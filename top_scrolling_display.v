==> flow/design.v <==
module addr_calc (
    input wire [3:0] win_idx,  
    input wire [1:0] scan_sel,
    output wire [3:0] char_addr 
);  
    wire [3:0] sum;  
    assign sum = win_idx + (3 - scan_sel);
    assign char_addr = (sum >= 12) ? (sum - 4'd12) : sum;
endmodule
module anode_logic (
    input wire [1:0] scan_sel,  
    output wire [3:0] an       
);
    assign an = (scan_sel == 2'b00) ? 4'b1110 :  
                (scan_sel == 2'b01) ? 4'b1101 :  
                (scan_sel == 2'b10) ? 4'b1011 :  
                                      4'b0111;   
endmodule
module clock_divider_slide (
    input wire clk,      
    input wire rst,      
    output wire tick_slide 
);
    localparam LIMIT = 16666666;
    localparam BITS  = 25;
    wire [BITS-1:0] count_val;
    gen_mod_counter #(.N(BITS), .M(LIMIT)) timer_inst (
        .clk(clk),
        .reset(rst),
        .max_tick(tick_slide),
        .q(count_val)          
    );
endmodule
module clock_divider_scan (
    input wire clk,      
    input wire rst,     
    output wire tick_scan 
);
    localparam LIMIT = 50000;
    localparam BITS  = 16;
    wire [BITS-1:0] count_val;
    gen_mod_counter #(
        .N(BITS), 
        .M(LIMIT)
    ) scan_timer (
        .clk(clk),
        .reset(rst),
        .max_tick(tick_scan), 
        .q(count_val)        
    );
endmodule
module debouncer_pause (
    input wire clk,
    input wire rst,
    input wire btn_pause,        
    output reg btn_pause_clean   
);
    localparam LIMIT = 1000000;
    localparam BITS  = 20;
    wire tick_20ms;
    wire [BITS-1:0] count_val; 
    reg current_state;
    wire next_state;    
    gen_mod_counter #(.N(BITS), .M(LIMIT)) timer_inst (
        .clk(clk),
        .reset(rst),
        .max_tick(tick_20ms),
        .q(count_val)
    );
    always @(posedge clk or posedge rst) begin
        if (rst)
            current_state <= 1'b0;
        else
            current_state <= next_state;
    end
    assign next_state = (tick_20ms) ? btn_pause : current_state;
    always @(*) begin
        btn_pause_clean = current_state;
    end
endmodule
module debouncer_select (
    input wire clk,
    input wire rst,
    input wire sw_select,        
    output reg sw_select_clean   
);
    localparam LIMIT = 1000000;
    localparam BITS  = 20;
    wire tick_20ms;
    wire [BITS-1:0] count_val;
    reg current_state;
    wire next_state;
    gen_mod_counter #(.N(BITS), .M(LIMIT)) timer_inst (
        .clk(clk),
        .reset(rst),
        .max_tick(tick_20ms),
        .q(count_val)
    );
    always @(posedge clk or posedge rst) begin
        if (rst)
            current_state <= 1'b0;
        else
            current_state <= next_state;
    end
    assign next_state = (tick_20ms) ? sw_select : current_state;
    always @(*) begin
        sw_select_clean = current_state;
    end
endmodule
module edge_detector_rise_moore (
    input wire clk,
    input wire rst,
    input wire sig_in,
    output wire edge_pulse 
);
    reg [1:0] cs, ns;
    localparam [1:0]
        S_IDLE_0 = 2'b00,
        S_PULSE  = 2'b01,
        S_WAIT_1 = 2'b10;
    always @(posedge clk, posedge rst) begin
        if (rst)
            cs <= S_IDLE_0;
        else
            cs <= ns;
    end
    always @(*) begin
        ns = cs; 
        case (cs)
            S_IDLE_0: begin
                if (sig_in == 1'b1) ns = S_PULSE;
                else ns = S_IDLE_0;
            end
            S_PULSE: begin
                if (sig_in == 1'b1) ns = S_WAIT_1;
                else ns = S_IDLE_0;
            end
            S_WAIT_1: begin
                if (sig_in == 1'b0) ns = S_IDLE_0;
                else ns = S_WAIT_1;
            end
            default: ns = S_IDLE_0;
        endcase
    end
    assign edge_pulse = (cs == S_PULSE) ? 1'b1 : 1'b0;
endmodule
`timescale 1ns / 1ps
module fsm_controller (
    input wire clk,
    input wire rst,
    input wire pulse_pause,    
    input wire sw_student,     
    output wire scroll_en,     
    output wire sel_student    
);
    reg cs;
    wire ns;
    localparam STOP = 1'b0;
    localparam RUN  = 1'b1;
    always @(posedge clk, posedge rst) begin
        if (rst) 
            cs <= RUN;  
        else 
            cs <= ns;
    end
    assign ns = (pulse_pause) ? ~cs : cs;
    assign scroll_en = (cs == RUN);
    assign sel_student = sw_student;
endmodule
module gen_mod_counter
    #(
    parameter N=4, 
              M=10 
    )
    (
    input wire clk, reset,
    output wire max_tick,
    output wire [N-1:0] q
    );
    reg [N-1:0] r_reg;
    wire [N-1:0] r_next;
    always @(posedge clk, posedge reset)
    begin
        if (reset)
            r_reg <= 0;
        else
            r_reg <= r_next;
    end
    assign r_next = (r_reg == (M-1)) ? 0 : r_reg + 1;
    assign q = r_reg;
    assign max_tick = (r_reg == (M-1)) ? 1'b1 : 1'b0; 
endmodule
module refresh_counter (
    input wire clk,
    input wire rst,
    input wire tick_scan,
    output wire [1:0] scan_sel  
);
    reg [1:0] r_reg;
    wire [1:0] r_next;
    always @(posedge clk, posedge rst) begin
        if (rst) 
            r_reg <= 2'b00;
        else 
            r_reg <= r_next;
    end
    assign r_next = (tick_scan) ? (r_reg + 1'b1) : r_reg;
    assign scan_sel = r_reg;
endmodule
module rom_student_1 (
    input wire [3:0] addr,       
    output reg [3:0] char_code   
);
    localparam CHAR_E    = 4'd10;  
    localparam CHAR_L    = 4'd11;  
    localparam CHAR_C    = 4'd12;  
    localparam CHAR_P    = 4'd13;  
    localparam CHAR_S    = 4'd14;  
    localparam CHAR_DASH = 4'd15;  
    always @(*) begin
        case (addr)
            4'd0:  char_code = CHAR_S;
            4'd1:  char_code = CHAR_P;
            4'd2:  char_code = 4'd2;
            4'd3:  char_code = 4'd4;
            4'd4:  char_code = CHAR_DASH;            
            4'd5:  char_code = CHAR_E;
            4'd6:  char_code = CHAR_L;
            4'd7:  char_code = CHAR_C;           
            4'd8:  char_code = CHAR_DASH;            
            4'd9:  char_code = 4'd0;
            4'd10: char_code = 4'd6;
            4'd11: char_code = 4'd8;            
            default: char_code = CHAR_DASH;
        endcase
    end
endmodule
module rom_student_2 (
    input wire [3:0] addr,
    output reg [3:0] char_code
);
    localparam CHAR_E    = 4'd10;
    localparam CHAR_L    = 4'd11;
    localparam CHAR_C    = 4'd12;
    localparam CHAR_P    = 4'd13;
    localparam CHAR_S    = 4'd14;
    localparam CHAR_DASH = 4'd15;
    always @(*) begin
        case (addr)
            4'd0:  char_code = CHAR_S;
            4'd1:  char_code = CHAR_P;
            4'd2:  char_code = 4'd2;
            4'd3:  char_code = 4'd4;           
            4'd4:  char_code = CHAR_DASH;           
            4'd5:  char_code = CHAR_E;
            4'd6:  char_code = CHAR_L;
            4'd7:  char_code = CHAR_C;            
            4'd8:  char_code = CHAR_DASH;            
            4'd9:  char_code = 4'd0;
            4'd10: char_code = 4'd8;
            4'd11: char_code = 4'd7;             
            default: char_code = CHAR_DASH;
        endcase
    end
endmodule
module seven_seg_decoder (
    input wire [3:0] char_code, 
    output reg [6:0] seg        
);
    localparam CHAR_E    = 4'd10;
    localparam CHAR_L    = 4'd11;
    localparam CHAR_C    = 4'd12;
    localparam CHAR_P    = 4'd13;
    localparam CHAR_S    = 4'd14;
    localparam CHAR_DASH = 4'd15;
    always @(*) begin
        case (char_code)
            4'd0: seg = 7'h40;  
            4'd1: seg = 7'h79;  
            4'd2: seg = 7'h24;  
            4'd3: seg = 7'h30;  
            4'd4: seg = 7'h19;  
            4'd5: seg = 7'h12;  
            4'd6: seg = 7'h02;  
            4'd7: seg = 7'h78;  
            4'd8: seg = 7'h00;  
            4'd9: seg = 7'h10;  
            CHAR_E:    seg = 7'h06;  
            CHAR_L:    seg = 7'h47;  
            CHAR_C:    seg = 7'h46;  
            CHAR_P:    seg = 7'h0C;  
            CHAR_S:    seg = 7'h12;  
            CHAR_DASH: seg = 7'h3F;  
            default:   seg = 7'h7F; 
        endcase
    end
endmodule
module student_mux (
    input wire [3:0] code_std1,       
    input wire [3:0] code_std2,       
    input wire sel,                   
    output wire [3:0] final_char_code  
);
    assign final_char_code = (sel == 1'b1) ? code_std2 : code_std1;
endmodule
`timescale 1ns / 1ps
module top_scrolling_display (
    input wire clk,          
    input wire rst,          
    input wire btn_pause,    
    input wire sw_select,    
    output wire [3:0] an,    
    output wire [6:0] seg    
);
    wire btn_pause_clean, sw_select_clean, pulse_pause;
    wire tick_slide, tick_scan;
    wire scroll_en, sel_student;
    wire [3:0] win_idx;      
    wire [1:0] scan_sel;     
    wire [3:0] char_addr;    
    wire [3:0] code_std1;    
    wire [3:0] code_std2;    
    wire [3:0] final_char;   
    debouncer_pause db_p (
        .clk(clk), .rst(rst), .btn_pause(btn_pause), .btn_pause_clean(btn_pause_clean)
    );
    edge_detector_rise_moore ed (
        .clk(clk), .rst(rst), .sig_in(btn_pause_clean), .edge_pulse(pulse_pause)
    );
    debouncer_select db_s (
        .clk(clk), .rst(rst), .sw_select(sw_select), .sw_select_clean(sw_select_clean)
    );
    fsm_controller ctrl (
        .clk(clk), .rst(rst), .pulse_pause(pulse_pause), .sw_student(sw_select_clean),
        .scroll_en(scroll_en), .sel_student(sel_student)
    );
    clock_divider_slide clk_slide (
        .clk(clk), .rst(rst), .tick_slide(tick_slide)
    );
    clock_divider_scan clk_scan (
        .clk(clk), .rst(rst), .tick_scan(tick_scan)
    );
    window_counter win_cnt (
        .clk(clk), .rst(rst), .tick_slide(tick_slide), .scroll_en(scroll_en), .win_idx(win_idx)
    );
    refresh_counter ref_cnt (
        .clk(clk), .rst(rst), .tick_scan(tick_scan), .scan_sel(scan_sel)
    );
    anode_logic anode (
        .scan_sel(scan_sel), .an(an)
    );
    addr_calc calculator (
        .win_idx(win_idx), .scan_sel(scan_sel), .char_addr(char_addr)
    );
    rom_student_1 rom1 (
        .addr(char_addr), .char_code(code_std1)
    );
    rom_student_2 rom2 (
        .addr(char_addr), .char_code(code_std2)
    );
    student_mux mux (
        .code_std1(code_std1), .code_std2(code_std2), .sel(sel_student), .final_char_code(final_char)
    );
    seven_seg_decoder decoder (
        .char_code(final_char), .seg(seg)
    );
endmodule
module window_counter (
    input wire clk,
    input wire rst,
    input wire tick_slide,    
    input wire scroll_en,     
    output wire [3:0] win_idx 
);
    localparam MSG_LEN = 12;
    reg [3:0] r_reg;
    wire [3:0] r_next;
    always @(posedge clk, posedge rst) begin
        if (rst) 
            r_reg <= 0;
        else 
            r_reg <= r_next;
    end
    assign r_next = (tick_slide && scroll_en) ? 
                    ((r_reg == MSG_LEN - 1) ? 4'd0 : r_reg + 1) : 
                    r_reg;
    assign win_idx = r_reg;
endmodule
Tool chain data of top_scrolling_display

The steps from the RTL of top_scrolling_display to its reports follow in flow order.
Line numbers count from 1 in the design file above.
Operators carry their Yosys type and port widths (W data, S select, Z words).
Cell names lack the library's common part.
A cell with -- has no value.

Design top: top_scrolling_display
Clock input: clk
Standard-cell library: sky130hd
Corner: tt_025C_1v80

After elaboration

Yosys after proc, flatten, opt, wreduce and memory -nomap, before mapping. Enables and synchronous resets that opt folds into registers are not counted as muxes. Memory bits, and registers merged into a memory's read port (data or address), are not among the register bits. Print and check cells are not counted.
Yosys's memory passes give these memory sizes; they may raise the number of words (mostly to a power of two), join words into wider ones and drop unused or constant bits.

Input port bits: 4
Flip-flop bits (word level): 92
Memory cells: 3
ROM bits: 240
Output and inout port bits: 11
Cells after elaboration: 55

Memory list:

| name             | depth | width | rd ports | write ports | line | text |
| (name not given) | 16    | 7     | 1        | 0           | 277  | `case (char_code)` |
| (name not given) | 16    | 4     | 1        | 0           | 221  | `case (addr)` |
| (name not given) | 16    | 4     | 1        | 0           | 249  | `case (addr)` |

Equal/unequal tests: 9
Add/subtract/negate cells: 9
Reduce/logical cells: 4
Multiplexer cells: 18
Bitwise gates (word level): 1
$lt $le $gt $ge: 1

Operators with widths:

| cell                    | number |
| $add A20 B1 Y20 const B | 2 |
| $eq A20 B20 Y1 const B  | 2 |
| $mux W20                | 2 |
| $add A25 B1 Y25 const B | 1 |
| $eq A25 B24 Y1 const B  | 1 |
| $mux W25                | 1 |
| $mux W4                 | 6 |
| $add A16 B1 Y16 const B | 1 |
| $eq A16 B16 Y1 const B  | 1 |
| $mux W16                | 1 |
| $mux W1                 | 6 |
| $eq A2 B1 Y1 const B    | 2 |
| $eq A2 B2 Y1 const B    | 2 |
| $logic_not A2 Y1        | 2 |
| $add A4 B1 Y4 const B   | 1 |
| $add A4 B4 Y4           | 1 |
| $sub A4 B4 Y4 const B   | 1 |
| $ge A4 B4 Y1 const B    | 1 |
| $eq A4 B4 Y1 const B    | 1 |
| $pmux W2 S2             | 1 |
| $sub A2 B2 Y3 const A   | 1 |
| $add A2 B1 Y2 const B   | 1 |
| $reduce_or A2 Y1        | 1 |
| $mux W2                 | 1 |
| $logic_and A1 B1 Y1     | 1 |
| $not A1 Y1              | 1 |

Longest topological paths

Depth = most cells in a row (Yosys ltp): at word level without a register or memory, in the mapped netlist without a sequential cell, where the memories' decode and read muxes count.

Depth in word-level cells: 4
ABC_AREA: 0
Mapped depth: 17

Netlist

The flow's flattened synthesis, as Yosys stat reports it; memories are mapped. The netlist is that of the ABC_AREA named above (0 if unset); the other value can give another one.
The area totals of this step are shown rounded.

Cell area after synthesis: 4,930 um^2
Cell count: 493
Mapped flip-flops: 92

Cells by type:

| cell     | number | area in all (um^2) |
| dfrtp_1  | 90     | 2,252.16 |
| xor2_1   | 37     | 324.061 |
| xnor2_1  | 36     | 315.302 |
| ha_1     | 23     | 287.776 |
| nor2_1   | 62     | 232.723 |
| nand3_1  | 37     | 185.178 |
| nand2_1  | 37     | 138.883 |
| nand4_1  | 17     | 106.352 |
| inv_1    | 24     | 90.086 |
| and3_1   | 12     | 75.072 |
| o21ai_0  | 15     | 75.072 |
| and4_1   | 6      | 52.55 |
| dfstp_2  | 2      | 52.55 |
| nor3_1   | 8      | 40.038 |
| buf_6    | 3      | 33.782 |
| nor2b_1  | 5      | 31.28 |
| o211ai_1 | 4      | 30.029 |
| nor4b_1  | 3      | 26.275 |

Not listed: further types 39, cells in them 72.
By module: a second synthesis without flattening, with its own total; a netlist apart from the flattened one above.

Cell total of the unflattened synthesis: 528
Area total of the unflattened synthesis: 5,270 um^2

Each row is one instance without its submodules.

By module:

| module                   | area (um^2) | times used | cells |
| gen_mod_counter          | 972         | 2          | 96 |
| gen_mod_counter          | 1,300       | 1          | 128 |
| gen_mod_counter          | 757         | 1          | 68 |
| seven_seg_decoder        | 263         | 1          | 36 |
| window_counter           | 205         | 1          | 20 |
| rom_student_2            | 178         | 1          | 22 |
| rom_student_1            | 176         | 1          | 20 |
| addr_calc                | 105         | 1          | 13 |
| refresh_counter          | 75.1        | 1          | 6 |
| edge_detector_rise_moore | 65.1        | 1          | 5 |
| fsm_controller           | 46.3        | 1          | 4 |
| student_mux              | 45.0        | 1          | 4 |
| debouncer_pause          | 43.8        | 1          | 3 |
| debouncer_select         | 43.8        | 1          | 3 |

Further modules, not shown: 4.

Worst setup path after synthesis

OpenSTA on the mapped netlist: ideal clock, no wires. The path of least setup slack (recovery checks aside). Input and output delay are each 20% of the period. Register names are those of the netlist, which keeps one name where synthesis merged equal registers.

Path kind: register -> output
Start: reg ref_cnt.r_reg[0]
End: out seg[1]
External output delay: 0.784 ns
Arrival time: 3.392 ns
Period: 3.92 ns
Setup slack: -0.256 ns
Buffers on the path: 1
Time at the first pin: 0.000 ns
Stages on the path: 17
Path delay: 3.392 ns
Synthesis period reached: 4.176 ns

"path delay" is the arrival time less input delay plus setup time.
At an output port there is no setup time.
"stages on the path" counts driving pins, that of a launching flip-flop among them; a cell with two outputs on the path counts twice.
"synthesis period reached" = period - worst setup slack (recovery checks aside). The figure is calculated, with input and output delays left at 20% of the set period.
Between the ends stands the longest chain of elaborated cells between them, by number of cells; it is not shown to be the way that was timed. Of several equally long chains one is given.
Each line given opens the expression or statement behind the cell; cells for indexed reads and writes are added by Yosys, which also makes memories of some case tables.
A memory read counts as a cell of the chain, while the word-level depth stops at memories.

Cells stage by stage: dfrtp_1 > inv_1 > ha_1 > inv_1 > fa_1 > xnor2_2 > ha_1 > inv_1 > nor2_1 > or2_1 > buf_6 > nor2_1 > mux2i_1 > a22o_1 > ha_1 > or3_1 > o311ai_1
Length of the longest elaborated chain: 7
Elaborated cells on any way between the ends: 9
Source lines of those cells: 6
Classes of those cells: add/sub: 3; compare: 1; mux: 2; memory: 3

Ends and longest elaborated chain, after synthesis:

| item            | line | text |
| start, declared | 199  | `reg [1:0] r_reg;` |
| start, assigned | 203  | `r_reg <= 2'b00;` |
| start, assigned | 205  | `r_reg <= r_next;` |
| $sub A2 B2 Y3   | 7    | `assign sum = win_idx + (3 - scan_sel);` |
| $add A4 B4 Y4   | 7    |  |
| $sub A4 B4 Y4   | 8    | `assign char_addr = (sum >= 12) ? (sum - 4'd12) : sum;` |
| $mux W4         | 8    |  |
| $mem_v2 Z16 W4  | 221  | `case (addr)` |
| $mux W4         | 304  | `assign final_char_code = (sel == 1'b1) ? code_std2 : code_std1;` |
| $mem_v2 Z16 W7  | 277  | `case (char_code)` |
| end, declared   | 313  | `output wire [6:0] seg` |

Worst path after layout

Path of least setup slack in the final report of flow run A (OpenROAD, finished layout, wires in). Where an end is a register, its clock arrival counts in the times.

Path kind: register -> output
Start: reg ref_cnt.r_reg[0]
End: out seg[3]
Stages on the path: 16
Arrival time: 4.01 ns
Buffers on the path: 2
Time at the first pin: 0.39 ns
External output delay: 0.73 ns
Setup slack: -1.10 ns
Period: 3.64 ns

Between the ends stands the longest chain of elaborated cells between them, by number of cells; it is not shown to be the way that was timed. Of several equally long chains one is given.
A memory read counts as a cell of the chain, while the word-level depth stops at memories.

Cells stage by stage: dfrtp_1 > inv_2 > ha_4 > inv_4 > fa_2 > buf_4 > ha_1 > o21ai_0 > nand2_1 > mux2i_2 > a21o_1 > inv_2 > ha_4 > or3b_1 > o311ai_2 > buf_2
Length of the longest elaborated chain: 7
Elaborated cells on any way between the ends: 9
Source lines of those cells: 6
Classes of those cells: add/sub: 3; compare: 1; mux: 2; memory: 3

Ends and longest elaborated chain, after layout:

| item            | line | text |
| start, declared | 199  | `reg [1:0] r_reg;` |
| start, assigned | 203  | `r_reg <= 2'b00;` |
| start, assigned | 205  | `r_reg <= r_next;` |
| $sub A2 B2 Y3   | 7    | `assign sum = win_idx + (3 - scan_sel);` |
| $add A4 B4 Y4   | 7    |  |
| $sub A4 B4 Y4   | 8    | `assign char_addr = (sum >= 12) ? (sum - 4'd12) : sum;` |
| $mux W4         | 8    |  |
| $mem_v2 Z16 W4  | 221  | `case (addr)` |
| $mux W4         | 304  | `assign final_char_code = (sel == 1'b1) ? code_std2 : code_std1;` |
| $mem_v2 Z16 W7  | 277  | `case (char_code)` |
| end, declared   | 313  | `output wire [6:0] seg` |

FLOW RESULTS
============

Flow measurements of top_scrolling_display on sky130hd: 2 stored runs with different settings, listed in no order. Input and output delays are each 20% of the period that was set; the output load is 0.01 pF.
"period achieved" means the clock period less the worst setup slack. The figure is calculated, with input and output delays left at 20% of the set period.
"power": no workload was simulated; the value follows from the tool's default switching activity.
The results are shown rounded.

## Flow run A

==> flow/run.sh <==
#!/bin/bash
# the make line also repeats the synthesis and layout settings of config.mk as NAME=value (left out here)
make -C /OpenROAD-flow-scripts/flow DESIGN_CONFIG=/design/flow/config.mk WORK_HOME=/design/flow/orfs CLKGATE_MAP_FILE= finish
==> flow/config.mk <==
export PLATFORM = sky130hd
export DESIGN_NAME = top_scrolling_display
export DESIGN_NICKNAME = top_scrolling_display
export VERILOG_FILES = /design/flow/design.v
export SDC_FILE = /design/flow/constraint.sdc
export NUM_CORES = 4
export LEC_CHECK = 0
export CAP_MARGIN = 30
export CELL_PAD_IN_SITES_DETAIL_PLACEMENT = 1
export CORE_ASPECT_RATIO = 0.92
export CORE_MARGIN = 5
export CORE_UTILIZATION = 52
export CTS_CLUSTER_SIZE = 50
export GPL_ROUTABILITY_DRIVEN = 1
export MAX_ROUTING_LAYER = met4
export PLACE_DENSITY_LB_ADDON = 0.29
export SLEW_MARGIN = 20
export TNS_END_PERCENT = 70
==> flow/constraint.sdc <==
create_clock -name core_clock -period 3.64 [get_ports {clk}]
set_input_delay 0.7280 -clock core_clock [delete_from_list [all_inputs] [get_ports {clk}]]
set_output_delay 0.7280 -clock core_clock [all_outputs]
set_load 0.01 [all_outputs]

| result of flow run A | value |
|---|---|
| synthesized cell area | 4,930 um^2 |
| area of the die | 11,500 um^2 |
| standard-cell area after routing | 6,060 um^2 |
| final utilization | 0.648 |
| setup slack of the worst path | -1.10 ns |
| post-route setup TNS | -6.74 ns |
| worst hold slack after layout | 0.441 ns |
| power | 1,830 µW |
| period achieved | 4.738 ns |

## Flow run B

==> flow/run.sh <==
#!/bin/bash
# the make line also repeats the synthesis and layout settings of config.mk as NAME=value (left out here)
make -C /OpenROAD-flow-scripts/flow DESIGN_CONFIG=/design/flow/config.mk WORK_HOME=/design/flow/orfs CLKGATE_MAP_FILE= finish
==> flow/config.mk <==
export PLATFORM = sky130hd
export DESIGN_NAME = top_scrolling_display
export DESIGN_NICKNAME = top_scrolling_display
export VERILOG_FILES = /design/flow/design.v
export SDC_FILE = /design/flow/constraint.sdc
export NUM_CORES = 4
export LEC_CHECK = 0
export CAP_MARGIN = 20
export CELL_PAD_IN_SITES_DETAIL_PLACEMENT = 2
export CORE_ASPECT_RATIO = 0.6
export CORE_MARGIN = 9
export CORE_UTILIZATION = 46
export HOLD_SLACK_MARGIN = -0.08
export MAX_ROUTING_LAYER = met4
export MIN_ROUTING_LAYER = met2
export PLACE_DENSITY = 0.81
export SLEW_MARGIN = 40
export TNS_END_PERCENT = 80
==> flow/constraint.sdc <==
create_clock -name core_clock -period 3.44 [get_ports {clk}]
set_input_delay 0.6880 -clock core_clock [delete_from_list [all_inputs] [get_ports {clk}]]
set_output_delay 0.6880 -clock core_clock [all_outputs]
set_load 0.01 [all_outputs]

Flow run B: unfinished; error DPL-0033 in clock tree synthesis
